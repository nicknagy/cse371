==> flow/design.v <==
module modPeriod(in, reset, clk, max, min, decrease, increase, out, LEDR);
	input logic [23:0] in, max, min;
	input logic clk, reset, decrease, increase;
	output logic [9:0] LEDR;
	output logic [23:0] out;
	logic [23:0] temp;
	logic [9:0] nextLEDR;	
	always_comb begin
		if (increase & ((out << 1) <= max)) begin
			temp = out << 1;
			nextLEDR = LEDR << 1;
		end else if (decrease & ((out >> 1) >= min)) begin
			temp = (out >> 1);
			nextLEDR[8:0] = (LEDR >> 1);
			nextLEDR[9] = 1;
		end else begin
			temp = out;
			nextLEDR = LEDR;
		end
	end
	always_ff @(posedge clk) begin
		if (reset) begin
			out <= in;
			LEDR <= 10'b1111100000;
		end else begin
			out <= temp;
			LEDR <= nextLEDR;
		end
	end
endmodule
module modPeriod_testbench();
endmodule 
# Step by step through the tools: modPeriod
# What the tools print for modPeriod, step after step.
# Lines are those of the file above, counted from 1.
# Operators carry their Yosys type and port widths (W data, S select, Z words).
inputs:
  design: "modPeriod"
  clk_port: "clk"
  lib: "sky130hd"
  pvt_corner: "tt_025C_1v80"

# After elaboration
# Counts by Yosys on the flattened word-level netlist (proc, flatten, opt, wreduce; memories kept). Register bits leave out memories and registers merged into their read ports (data or address). Print and check cells are left out. Cells with the same type and inputs are merged into one.
word_totals:
  ff_bits: 34
  latchBits: 0
  ramBits: 0
  mem_bits_ro: 0
  clocked_rd_ports_x_width: 0
  mem_count: 0
  in_bits: 76
  out_inout_bits: 34
op_classes:
  add_sub_neg: 0
  mul: 0
  n_div: 0
  n_cmp: 2
  equal: 0
  shifts: 0
  muxes: 6
  bitwise: 2
  n_reduce_logical: 3
op_table:
  columns: ["operator", "count"]
  rows:
  - ["$mux W24", 3]
  - ["$ge A23 B24 Y1", 1]
  - ["$le A24 B24 Y1", 1]
  - ["$mux W10", 1]
  - ["$mux W9", 1]
  - ["$reduce_bool A3 Y1", 1]
  - ["$and A1 B1 Y1", 2]
  - ["$reduce_bool A2 Y1", 1]
  - ["$reduce_or A2 Y1", 1]
  - ["$mux W1", 1]

# Depth
# Longest topological path by Yosys (ltp), each cell counted once; first at word level (registers and memories cut), then after technology mapping (sequential cells cut; the memories' decode and read muxes count).
logic_depth:
  ltp_word: 5
  abc_area: 1
  depth_mapped: 16
  ltp_nobuf: 15

# Synthesis result
# Source: synth_stat.txt of the flow (Yosys; design flattened, memories mapped). It holds for the ABC_AREA given above (unset counts as 0); a run with the other value may have another netlist.
mapped:
  cells: 468
  area_mm2: 0.0032406
  sequential_area_mm2: 0.0009209
  ffs: 34
by_type:
  columns: ["cell", "count", "type_area_um2"]
  rows:
  - ["sky130_fd_sc_hd__edfxtp_1", 24, 720.691]
  - ["sky130_fd_sc_hd__ha_1", 46, 575.552]
  - ["sky130_fd_sc_hd__nand2_1", 143, 536.765]
  - ["sky130_fd_sc_hd__inv_1", 92, 345.331]
  - ["sky130_fd_sc_hd__nand3_1", 67, 335.322]
  - ["sky130_fd_sc_hd__dfxtp_1", 10, 200.192]
  - ["sky130_fd_sc_hd__a21oi_1", 16, 80.077]
  - ["sky130_fd_sc_hd__nor2_1", 19, 71.318]
  - ["sky130_fd_sc_hd__nand3_2", 6, 60.058]
  - ["sky130_fd_sc_hd__o21ai_1", 7, 35.034]
  - ["sky130_fd_sc_hd__buf_6", 3, 33.782]
  - ["sky130_fd_sc_hd__nand2_4", 3, 33.782]
  - ["sky130_fd_sc_hd__a21o_1", 4, 30.029]
  - ["sky130_fd_sc_hd__a21oi_2", 3, 26.275]
  - ["sky130_fd_sc_hd__clkbuf_1", 6, 22.522]
  - ["sky130_fd_sc_hd__nand2_8", 1, 20.019]
  - ["sky130_fd_sc_hd__nor2_2", 3, 18.768]
  - ["sky130_fd_sc_hd__buf_2", 3, 15.014]
# Not listed: further types 8, cells in them 12.

# Worst setup path after synthesis
# Source: OpenSTA report_checks on the synthesized netlist (no wires, ideal clock, input and output delay 20% of the period each), path of least setup slack; recovery checks are left aside. Register names are those of the netlist, which keeps one name where synthesis merged equal registers.
synth_path:
  path_kind: "input-to-reg"
  startpoint: "input port min[15]"
  endpoint: "register out[0]"
  clock_period_ns: 2.89
  in_delay_ns: 0.578
  setup_time_ns: 0.400
  arrival_time_ns: 2.012
  required_ns: 2.490
  setup_slack_ns: 0.477
  path_delay_ns: 1.834
  driving_pins: 9
  synth_period_reached_ns: 2.413
# "path_delay_ns" is the arrival time less input delay plus setup time.
# "driving_pins": output pins that drive a net of the path, with the launching flip-flop's if there is one; two outputs of one cell count as two.
# "synth_period_reached_ns" is the clock period less the worst setup slack; recovery checks do not enter. This is arithmetic on one report: input and output delays are still those of the set period (20% each).
# Between the ends stands the longest chain of elaborated cells between them, by number of cells; it is not shown to be the way that was timed. Of several equally long chains one is given.
# A line is the first line of the expression or statement that the cell stems from. Yosys adds cells for indexed reads and writes and turns some case tables into memories.
# Only ways into the end's enable, where the timed path ends, are counted here.
synth_via:
  path_cell_list: "sky130_fd_sc_hd__inv_1 > sky130_fd_sc_hd__ha_1 > sky130_fd_sc_hd__a21o_1 > sky130_fd_sc_hd__o21ai_1 > sky130_fd_sc_hd__nand2_1 > sky130_fd_sc_hd__nor2_1 > sky130_fd_sc_hd__nand2_4 > sky130_fd_sc_hd__nand2_4 > sky130_fd_sc_hd__nand3_2"
  elab_chain_cells: 3
synth_lines:
  columns: ["element", "line", "text"]
  rows:
  - ["from (decl)", 2, "input logic [23:0] in, max, min;"]
  - ["$ge A23 B24 Y1", 12, "end else if (decrease & ((out >> 1) >= min)) begin"]
  - ["$and A1 B1 Y1", 12, null]
  - ["$reduce_bool A3 Y1", null, null]
  - ["to (assign)", 23, "out <= in;"]
  - ["to (assign)", 26, "out <= temp;"]
  - ["to (decl)", 5, "output logic [23:0] out;"]

# Path in the finished layout
# From the final timing report of job 1: the path of least setup slack in the routed layout; clock arrival at registers is part of the times.
layout_path:
  path_kind: "input-to-reg"
  startpoint: "input port max[23]"
  endpoint: "register out[15]"
  clock_period_ns: 2.88
  in_delay_ns: 0.58
  setup_time_ns: 0.24
  arrival_time_ns: 2.62
  required_ns: 2.93
  setup_slack_ns: 0.31
  driving_pins: 15
# Between the ends stands the longest chain of elaborated cells between them, by number of cells; it is not shown to be the way that was timed. Of several equally long chains one is given.
# Ways into the end's enable are left out, as the timed path ends at the data pin.
layout_via:
  path_cell_list: "sky130_fd_sc_hd__clkdlybuf4s50_1 > sky130_fd_sc_hd__inv_1 > sky130_fd_sc_hd__ha_1 > sky130_fd_sc_hd__nand2_1 > sky130_fd_sc_hd__nor2_1 > sky130_fd_sc_hd__nand2_1 > sky130_fd_sc_hd__nor2_2 > sky130_fd_sc_hd__nand2_1 > sky130_fd_sc_hd__nand3_2 > sky130_fd_sc_hd__nand2_4 > sky130_fd_sc_hd__nand2_8 > sky130_fd_sc_hd__buf_4 > sky130_fd_sc_hd__nand2_1 > sky130_fd_sc_hd__nand3_1 > sky130_fd_sc_hd__nand2_1"
  elab_chain_cells: 4
layout_lines:
  columns: ["element", "line", "text"]
  rows:
  - ["from (decl)", 2, "input logic [23:0] in, max, min;"]
  - ["$le A24 B24 Y1", 9, "if (increase & ((out << 1) <= max)) begin"]
  - ["$and A1 B1 Y1", 9, null]
  - ["$mux W24", 9, null]
  - ["$mux W24", 22, "if (reset) begin"]
  - ["to (assign)", 23, "out <= in;"]
  - ["to (assign)", 26, "out <= temp;"]
  - ["to (decl)", 5, "output logic [23:0] out;"]

# Flow measurements of modPeriod on sky130hd: 2 stored runs with different settings, listed in no order. Input and output delays are each 20% of the period that was set; the output load is 0.01 pF.
# "timing.achieved_period_ns" is the run's clock period less its worst setup slack. It is reckoned from that one timing run; input and output delays stay at 20% of the period that was set.
# "worstPathTime_ns": the worst setup path's part of the clock period (all of it between registers, 20% less for each end at a port) less its slack. A launch clock that arrives late makes it longer, a capture clock that arrives late makes it shorter.
# "total_power_mw" rests on the timing tool's default activity at the inputs, not on a simulated workload.
runs:
  - name: "job 1"
    settings:
      period_ns: 2.88
      CORE_UTILIZATION: 40
      SETUP_SLACK_MARGIN: 0.11
      PLACE_DENSITY_LB_ADDON: 0.08
      CORE_MARGIN: 10
      CELL_PAD_IN_SITES_GLOBAL_PLACEMENT: 1
      TNS_END_PERCENT: 75
      ABC_AREA: 1
      CTS_CLUSTER_DIAMETER: 70
      MAX_ROUTING_LAYER: "met5"
      CAP_MARGIN: 20
      SLEW_MARGIN: 20
    results:
      yosys_chip_area_mm2: 0.0032406
      dieArea_mm2: 0.0121022
      stdcell_area_mm2: 0.0045957
      finalUtil_pct: 58.9
      setup_ws_ns: 0.306
      setupTns_ns: 0.000
      final_hold_ws_ns: 0.486
      total_power_mw: 2.226
      timing.achieved_period_ns: 2.574
      worstPathTime_ns: 2.00
      worstPathKind: "input-to-reg"
  - name: "job 2"
    settings:
      period_ns: 2.8
      CORE_UTILIZATION: 18
      PLACE_DENSITY_LB_ADDON: 0.22
      CORE_ASPECT_RATIO: 0.87
      CELL_PAD_IN_SITES_DETAIL_PLACEMENT: 2
      ABC_AREA: 0
      GPL_ROUTABILITY_DRIVEN: 0
      CTS_CLUSTER_SIZE: 36
      CAP_MARGIN: 10
      MIN_ROUTING_LAYER: "met1"
      CORE_MARGIN: 2
      SLEW_MARGIN: 20
    results:
      yosys_chip_area_mm2: 0.0030767
      dieArea_mm2: 0.0181569
      stdcell_area_mm2: 0.0057718
      finalUtil_pct: 34.5
      setup_ws_ns: 0.060
      setupTns_ns: 0.000
      final_hold_ws_ns: 0.558
      total_power_mw: 2.869
      timing.achieved_period_ns: 2.740
      worstPathTime_ns: 2.18
      worstPathKind: "input-to-reg"
